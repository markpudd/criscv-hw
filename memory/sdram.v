==> flow/design.v <==
module sdram(
				input	  clk,
				input reset,
				input	[31:0]  address,
				input wire rw_req,
				input wire  rw,
				input wire[31:0] write_data,
				input wire[1:0] size,
				output wire[31:0] read_data,
				output data_valid,
				input  mclk,
				inout [15:0] dram_dq,
				output wire [12:0] dram_addr,
				output wire [1:0] dram_dqm,
				output wire dram_cke,
				output wire dram_we_n,
				output wire dram_cas_n,
				output wire dram_ras_n,
				output wire dram_cs_n,
				output wire dram_ba0,
				output wire dram_ba1);
	localparam START_DELAY= 32'd5000; 				
	localparam CAS_DELAY= 32'd1;    
	localparam BANK_DELAY= 32'd2;   
	reg [3:0] state;				
	reg [31:0] delay;
	reg rcount;
	reg [31:0] din;
	reg [15:0] dout;
	reg	[32:0]  i_address;
   reg [12:0] i_dram_addr;
   reg [1:0] i_dram_dqm;
	reg [1:0] i_size;
	reg i_dram_cke;
	reg i_dram_we_n;
	reg i_dram_cas_n;
	reg i_dram_ras_n;
	reg i_dram_cs_n;
	reg i_dram_ba0;
	reg i_dram_ba1;
	reg i_data_valid=0;
	reg wh=0;
	reg rf=0;
	assign dram_addr=i_dram_addr;
	assign dram_cke=i_dram_cke;
	assign dram_we_n = i_dram_we_n;
	assign dram_cas_n =i_dram_cas_n;
	assign dram_ras_n = i_dram_ras_n;
	assign dram_cs_n = i_dram_cs_n;
	assign dram_ba0 = i_dram_ba0;
	assign dram_ba1 = i_dram_ba1;
	reg mode_set;
	reg i_wren;
	assign dram_dqm = i_dram_dqm;  
	assign dram_dq = ~i_wren ? dout : 16'bZ;
	assign read_data = din;
	assign data_valid = i_data_valid;
	always @ (posedge clk) begin
		if(~reset)
		begin
			rcount<=0;
			i_dram_cs_n <=0;
			i_dram_cke <= 1'b0;
			i_dram_cs_n <= 1'b0;
			i_dram_ras_n <= 1'b1;
			i_dram_cas_n <= 1'b1;
			i_dram_we_n <= 1'b1;
			i_data_valid <=0;
			wh <= 0;
			rf <=0;
			state<=4'h0;
			mode_set <=0;
			delay<=START_DELAY;
		end
		else
			rcount <= rcount^1'b1;
			case(state)
				4'h0: begin   
					i_dram_cke <= 1'b0;
					if(delay == 31'h0)
					begin
						state<=4'h1;
					end
					else
						delay <= delay -31'h1;
					end
				4'h1: begin   
						i_dram_cke <= 1'b1;
						i_dram_cs_n <= 1'b0;
						i_dram_ras_n <= 1'b1;
						i_dram_cas_n <= 1'b1;	
						i_dram_we_n <= 1'b1;
						state<=4'h2;
						 end
				4'h2: begin   
						i_dram_cke <= 1'b1;
						i_dram_cs_n <= 1'b0;
						i_dram_ras_n <= 1'b0;
						i_dram_cas_n <= 1'b1;
						i_dram_we_n <= 1'b0;
						i_dram_addr[10] <= 1'b1;
						i_dram_ba0 <= 1'b0;
						i_dram_ba1 <= 1'b0;
						state<=4'h3;
						delay<=18;
						 end
				4'h3: begin    
						if(delay==0)
						begin
							if(mode_set == 0)
								state<=4'h5;
							else
								state<=4'h6;
						end
						else
						begin
						if(delay ==16 || delay == 8)
							begin
								i_dram_cke <= 1'b1;  
								i_dram_cs_n <= 1'b0;
								i_dram_ras_n <= 1'b0;
								i_dram_cas_n <= 1'b0;
								i_dram_we_n <= 1'b1;
							end
							else 
							begin
								i_dram_cs_n <= 1'b0;   
								i_dram_ras_n <= 1'b1;
								i_dram_cas_n <= 1'b1;
								i_dram_we_n <= 1'b1;
							end
							delay <= delay - 32'b1;
						end
						end
				4'h5: begin   
							i_dram_cs_n <= 1'b0;   
							i_dram_ras_n <= 1'b0;
							i_dram_cas_n <= 1'b0;
							i_dram_we_n <= 1'b0;
							i_dram_addr[0] <= 1'b0;   
							i_dram_addr[1] <= 1'b0;
							i_dram_addr[2] <= 1'b0;
							i_dram_addr[3] <= 1'b0;
							i_dram_addr[4] <= 1'b0;
							i_dram_addr[5] <= 1'b1;
							i_dram_addr[6] <= 1'b0;
							i_dram_addr[7] <= 1'b0;
							i_dram_addr[8] <= 1'b0;
							i_dram_addr[9] <= 1'b0;    
							i_dram_addr[10] <= 1'b0;
							i_dram_addr[11] <= 1'b0;
							i_dram_addr[12] <= 1'b0;
							i_dram_ba0 <= 1'b0;
							i_dram_ba1 <= 1'b0;
							mode_set <=1;
								delay<=1;
							state<=4'h6;
					   end
					4'hD: begin   
						if(delay ==0)
							begin
								state<=4'h6;
							end
							else
							begin
								i_dram_cs_n <= 1'b0;   
								i_dram_ras_n <= 1'b1;
								i_dram_cas_n <= 1'b1;
								i_dram_we_n <= 1'b1;
								delay <= delay - 32'b1;
							end
					   end
				4'h6: begin   
					i_data_valid <=0;
						if((rw_req==1 || wh==1) && delay==0 && address>= 32'h30000 && ~address[31] && rf==0 )
						begin
								if(wh==0) 
								begin
									i_address = (address-32'h30000);
									i_size <= size;
								end
								else 
									i_address=address+2;
								if(rw)
									i_wren <=1;
								else
									i_wren <=0;
								i_dram_cs_n <= 1'b0;   
								i_dram_ras_n <= 1'b0;
								i_dram_cas_n <= 1'b1;
								i_dram_we_n <= 1'b1;
								i_dram_addr[12:0]<= 12'h0;  
								i_dram_ba0 <= 1'b1;  
								i_dram_ba1 <=  1'b0;  
								if(size == 2'b0 && rw==1'b1) 
									i_dram_dqm <= {address[0], ~address[0]};		
								else
									i_dram_dqm <= 2'b00;
								delay<=BANK_DELAY;
								state<=4'h7;
						end
						else
						begin
							if(delay > 0)
								delay <= delay -31'h1;
							else
								delay<=0;
							if(delay == 0) 
							begin
								state<=4'h3;
								delay<=8;
							end
								end
						end
				4'h7: begin   
						if(delay ==0)
						begin
							i_dram_addr[9:0] =i_address[10:1];   
							i_dram_addr[10] <= 1'b1;
							i_dram_ba0 <=  1'b1;  
							i_dram_ba1 <=  1'b0;  
							if(rw==0)   
							begin
								i_dram_cs_n <= 1'b0;   
								i_dram_ras_n <= 1'b1;
								i_dram_cas_n <= 1'b0;
								i_dram_we_n <= 1'b1;
								delay<=CAS_DELAY;
								state<=4'h8;
							end
							else
							begin
								i_dram_cs_n <= 1'b0;   
								i_dram_ras_n <= 1'b1;
								i_dram_cas_n <= 1'b0;
								i_dram_we_n <= 1'b0;
								case(i_size)
									2'h2: begin
											if(wh)
											begin
												dout <= {write_data[23:16],write_data[31:24]};
												wh<=0;
											end
											else
											begin
													dout <= {write_data[7:0],write_data[15:8]};
												wh<=1;
											end
											end
									2'h1: begin
												dout <= {write_data[7:0],write_data[15:8]};
											end
									2'h0: begin
												if(i_address[0])
												begin
													dout[7:0] <= {8'h0,write_data[7:0]};
												end
												else
												begin
													dout[15:8] <= {8'h0,write_data[7:0]};
												end
											end
									endcase
								delay<=6;
								state<=4'hC;
							end
						end
						else
						begin
								i_dram_cs_n <= 1'b0;   
								i_dram_ras_n <= 1'b1;
								i_dram_cas_n <= 1'b1;
								i_dram_we_n <= 1'b1;
								delay <= delay -31'h1;
						end
					end
				4'h8: begin   
						i_dram_cs_n <= 1'b0;   
						i_dram_ras_n <= 1'b1;
						i_dram_cas_n <= 1'b1;
						i_dram_we_n <= 1'b1;
						i_dram_dqm <= 2'b0;
						if(delay == 31'h0)
						begin
						case(i_size)
							2'h2: begin
									if(wh)
									begin
										din[15:0] <= {dram_dq[7:0],dram_dq[15:8]};
										i_data_valid <=1;
										wh<=0;
									end
									else
									begin
										din[31:16] <= {dram_dq[7:0],dram_dq[15:8]};
										wh<=1;
									end
									end
							2'h1: begin
										din[15:0] <= {dram_dq[7:0],dram_dq[15:8]};
										i_data_valid <=1;
									end
							2'h0: begin
										if(i_address[0])
										begin
											din <= {24'h0,dram_dq[7:0]};
										end
										else
										begin
											din <= {24'h0,dram_dq[15:8]};
										end
										i_data_valid <=1;
									end
								endcase
							delay<=31'd0;
							state<=4'h9;
						end
						else
					    	delay <= delay -31'h1;
						end
				4'h9: begin   
						i_data_valid <=0;
						i_dram_cs_n <= 1'b0;   
						i_dram_ras_n <= 1'b1;
						i_dram_cas_n <= 1'b1;
						i_dram_we_n <= 1'b1;
						i_dram_dqm <= 2'b0;
						if(delay == 31'h0)
						begin
							delay<=0;
							state<=4'h6;
						end
								else
					    	delay <= delay -31'h1;
						 end			
				4'hC: begin   
						i_dram_cs_n <= 1'b0;   
						i_dram_ras_n <= 1'b1;
						i_dram_cas_n <= 1'b1;
						i_dram_we_n <= 1'b1;
						i_dram_dqm <= 2'b0;
						i_wren <=0;
						if(delay == 31'h0)
						begin
						if(~wh)
							i_data_valid <=1;
						delay<=0;
						state<=4'h6;
						end
								else
					    	delay <= delay -31'h1;
						 end				 
			endcase
	end
endmodule
From RTL to reports: sdram
The steps from the RTL of sdram to its reports follow in flow order.
Line numbers count from 1 in the design file above.
Operators: Yosys type, input widths -> output width; for muxes data width and select width s.
Library cell names are shortened.
{ "design": {"top": "sdram", "clk_port": "clk", "cell_library": "sky130hd", "lib_corner": "tt_025C_1v80"} }

Word-level counts
Counts by Yosys on the flattened word-level netlist (proc, flatten, opt, wreduce; memories kept). Register bits leave out memories and registers merged into their read ports (data or address). Print and check cells are left out.
{ "bits": {"regBits": 122, "latch_bits": 0, "ramBits": 0, "romBits": 0, "clocked_rd_ports_x_width": 0, "memories": 0, "input_bits": 71, "out_inout_bits": 71, "elab_cells": 192} }
{ "op_classes": {"n_addsub": 4, "multipliers": 0, "div": 0, "n_cmp": 2, "n_eq": 20, "shifts": 0, "n_mux": 99, "logic": 3, "reduce_logical": 41} }
{ "ops": {"columns": ["op", "count"], "rows": [
  ["$mux 32", 8],
  ["$pmux 32 s7", 1],
  ["$sub 32x1->32 const B", 2],
  ["$pmux 16 s3", 1],
  ["$pmux 8 s3", 2],
  ["$mux 16", 3],
  ["$pmux 1 s3", 15],
  ["$mux 8", 5],
  ["$mux 1", 38],
  ["$pmux 4 s9", 1],
  ["$gt 32x1->1 const B", 1],
  ["$ge 32x18->1 const B", 1],
  ["$eq 32x4->1 const B", 1],
  ["$eq 32x5->1 const B", 1],
  ["$logic_not 32->1", 1],
  ["$pmux 16 s2", 1],
  ["$mux 4", 8],
  ["$eq 4x4->1 const B", 4],
  ["$ne 2x2->1 const B", 6],
  ["$reduce_and 3->1", 4],
  ["$eq 4x3->1 const B", 3],
  ["$sub 11x1->11 const B", 1],
  ["$add 11x2->11 const B", 1],
  ["$mux 11", 1],
  ["$reduce_or 2->1", 5],
  ["$reduce_and 5->1", 2],
  ["$reduce_or 5->1", 2],
  ["$mux 10", 1]
]} }
Other operator kinds: 24; their cells: 49.

Logic depth
Yosys ltp: most cells in a row. Word level: on the elaborated netlist, between registers, memories and ports. Mapped: between sequential cells and ports; inverters and the memories' decode and read muxes count.
{ "depth": {"ltp_word": 6, "ABC_AREA": 1, "mapped_depth": 12, "depth_no_buf": 12} }

Mapped cells and area
Source: synth_stat.txt of the flow (Yosys; design flattened, memories mapped). It holds for the ABC_AREA given above (unset counts as 0); a run with the other value may have another netlist.
The area totals of this step are shown rounded.
{ "mapped": {"cells": 808, "synth_area_um2": 6550, "sequential_area_um2": 3253, "flip_flops": 125, "buffers": 23} }
{ "by_type": {"columns": ["type", "count", "area_total_um2"], "rows": [
  ["edfxtp_1", 75, 2252.16],
  ["dfxtp_1", 50, 1000.96],
  ["nand2_1", 186, 698.17],
  ["nor2_1", 136, 510.49],
  ["inv_1", 89, 334.07],
  ["o21ai_0", 49, 245.235],
  ["nand3_1", 47, 235.226],
  ["xor2_1", 21, 183.926],
  ["nor2_4", 10, 112.608],
  ["o211ai_1", 13, 97.594],
  ["mux2_2", 8, 90.086],
  ["a21oi_1", 17, 85.082],
  ["nand4_1", 12, 75.072],
  ["nand2_2", 10, 62.56],
  ["nor2_2", 9, 56.304],
  ["nand2_4", 4, 45.043],
  ["clkbuf_1", 11, 41.29],
  ["nor3_1", 8, 40.038]
]} }
Other cell types: 22; their cells: 53.

Timing after synthesis
Source: OpenSTA report_checks on the synthesized netlist (no wires, ideal clock, input and output delay 20% of the period each), path of least setup slack; recovery checks are left aside. Register names are those of the netlist, which keeps one name where synthesis merged equal registers.
{ "synth_path": {"path_kind": "register to register", "startpoint": "register delay[0]", "endpoint": "register i_dram_addr[0]", "tclk_ns": 3.14, "setup_time_ns": 0.390, "t_first_pin_ns": 0.000, "arrival_time_ns": 2.031, "required_ns": 2.750, "setup_slack_ns": 0.719, "delay_ns": 2.421, "stages": 10, "path_buffers": 1, "synth_period_reached_ns": 2.421} }
"delay_ns" is the arrival time less input delay plus setup time.
"stages": output pins that drive a net of the path, with the launching flip-flop's if there is one; two outputs of one cell count as two.
"synth_period_reached_ns" = period - worst setup slack (recovery checks aside). The figure is calculated, with input and output delays left at 20% of the set period.
The rows between start and end are the longest chain of elaborated cells between them; the timing report does not say that the signal goes this way. Where chains are equally long, one stands for them.
Each line given opens the expression or statement behind the cell; cells for indexed reads and writes are added by Yosys, which also makes memories of some case tables.
A register here has more assigning lines than the two given.
The path ends at the enable pin of a flip-flop; only ways to that pin are counted.
{ "synth_between": {"path_cell_list": "dfxtp_1 inv_2 ha_1 nand2_2 nor2_4 nand2_4 nor2_8 buf_6 nor2_1 nor3_1", "elab_chain_cells": 6, "cells_between": 7, "classes_between": "2 x eq/ne; 5 x reduce/logical"} }
{ "synth_rtl": {"columns": ["item", "line_no", "source"], "rows": [
  ["from (decl)", 26, "reg [31:0] delay;"],
  ["from (assign)", 85, "delay <= delay -31'h1;"],
  ["from (assign)", 132, "delay <= delay - 32'b1;"],
  ["$logic_not 32->1", 175, "if((rw_req==1 || wh==1) && delay==0 && address>= 32'h30000 && ~address[31] && rf==0 )"],
  ["$logic_and 1x1->1 x3", 175, null],
  ["$ne 2x2->1", null, null],
  ["$reduce_and 3->1", null, null],
  ["to (assign)", 192, "i_dram_addr[12:0]<= 12'h0;"],
  ["to (assign)", 218, "i_dram_addr[9:0] =i_address[10:1];"],
  ["to (decl)", 31, "reg [12:0] i_dram_addr;"]
]} }

Ticket comment

Module sdram, platform sky130hd: 2 stored runs of the flow (Yosys, OpenROAD) with differing settings, in no particular order. Input and output delays are each 20% of the period that was set; the output load is 0.01 pF.
[
  {
    "run": "run A",
    "settings": { "period_ns": 3.91, "CORE_UTILIZATION": 66, "SETUP_SLACK_MARGIN": 0.42, "HOLD_SLACK_MARGIN": 0.28, "CORE_ASPECT_RATIO": 0.51, "CELL_PAD_IN_SITES_GLOBAL_PLACEMENT": 1, "ABC_AREA": 1, "CAP_MARGIN": 35, "SLEW_MARGIN": 40, "MAX_ROUTING_LAYER": "met5", "CORE_MARGIN": 2 },
    "outcome": "not finished: placement ended with error GPL-0301"
  },
  {
    "run": "run B",
    "settings": { "period_ns": 3.0, "CORE_UTILIZATION": 46, "SETUP_SLACK_MARGIN": 0.77, "PLACE_DENSITY_LB_ADDON": 0.15, "CELL_PAD_IN_SITES_GLOBAL_PLACEMENT": 0, "CELL_PAD_IN_SITES_DETAIL_PLACEMENT": 2, "ABC_AREA": 0, "GPL_ROUTABILITY_DRIVEN": 0, "MIN_ROUTING_LAYER": "met1", "CAP_MARGIN": 20, "CORE_MARGIN": 2, "SLEW_MARGIN": 20 },
    "outcome": "not finished: placement ended with error DPL-0033"
  }
]
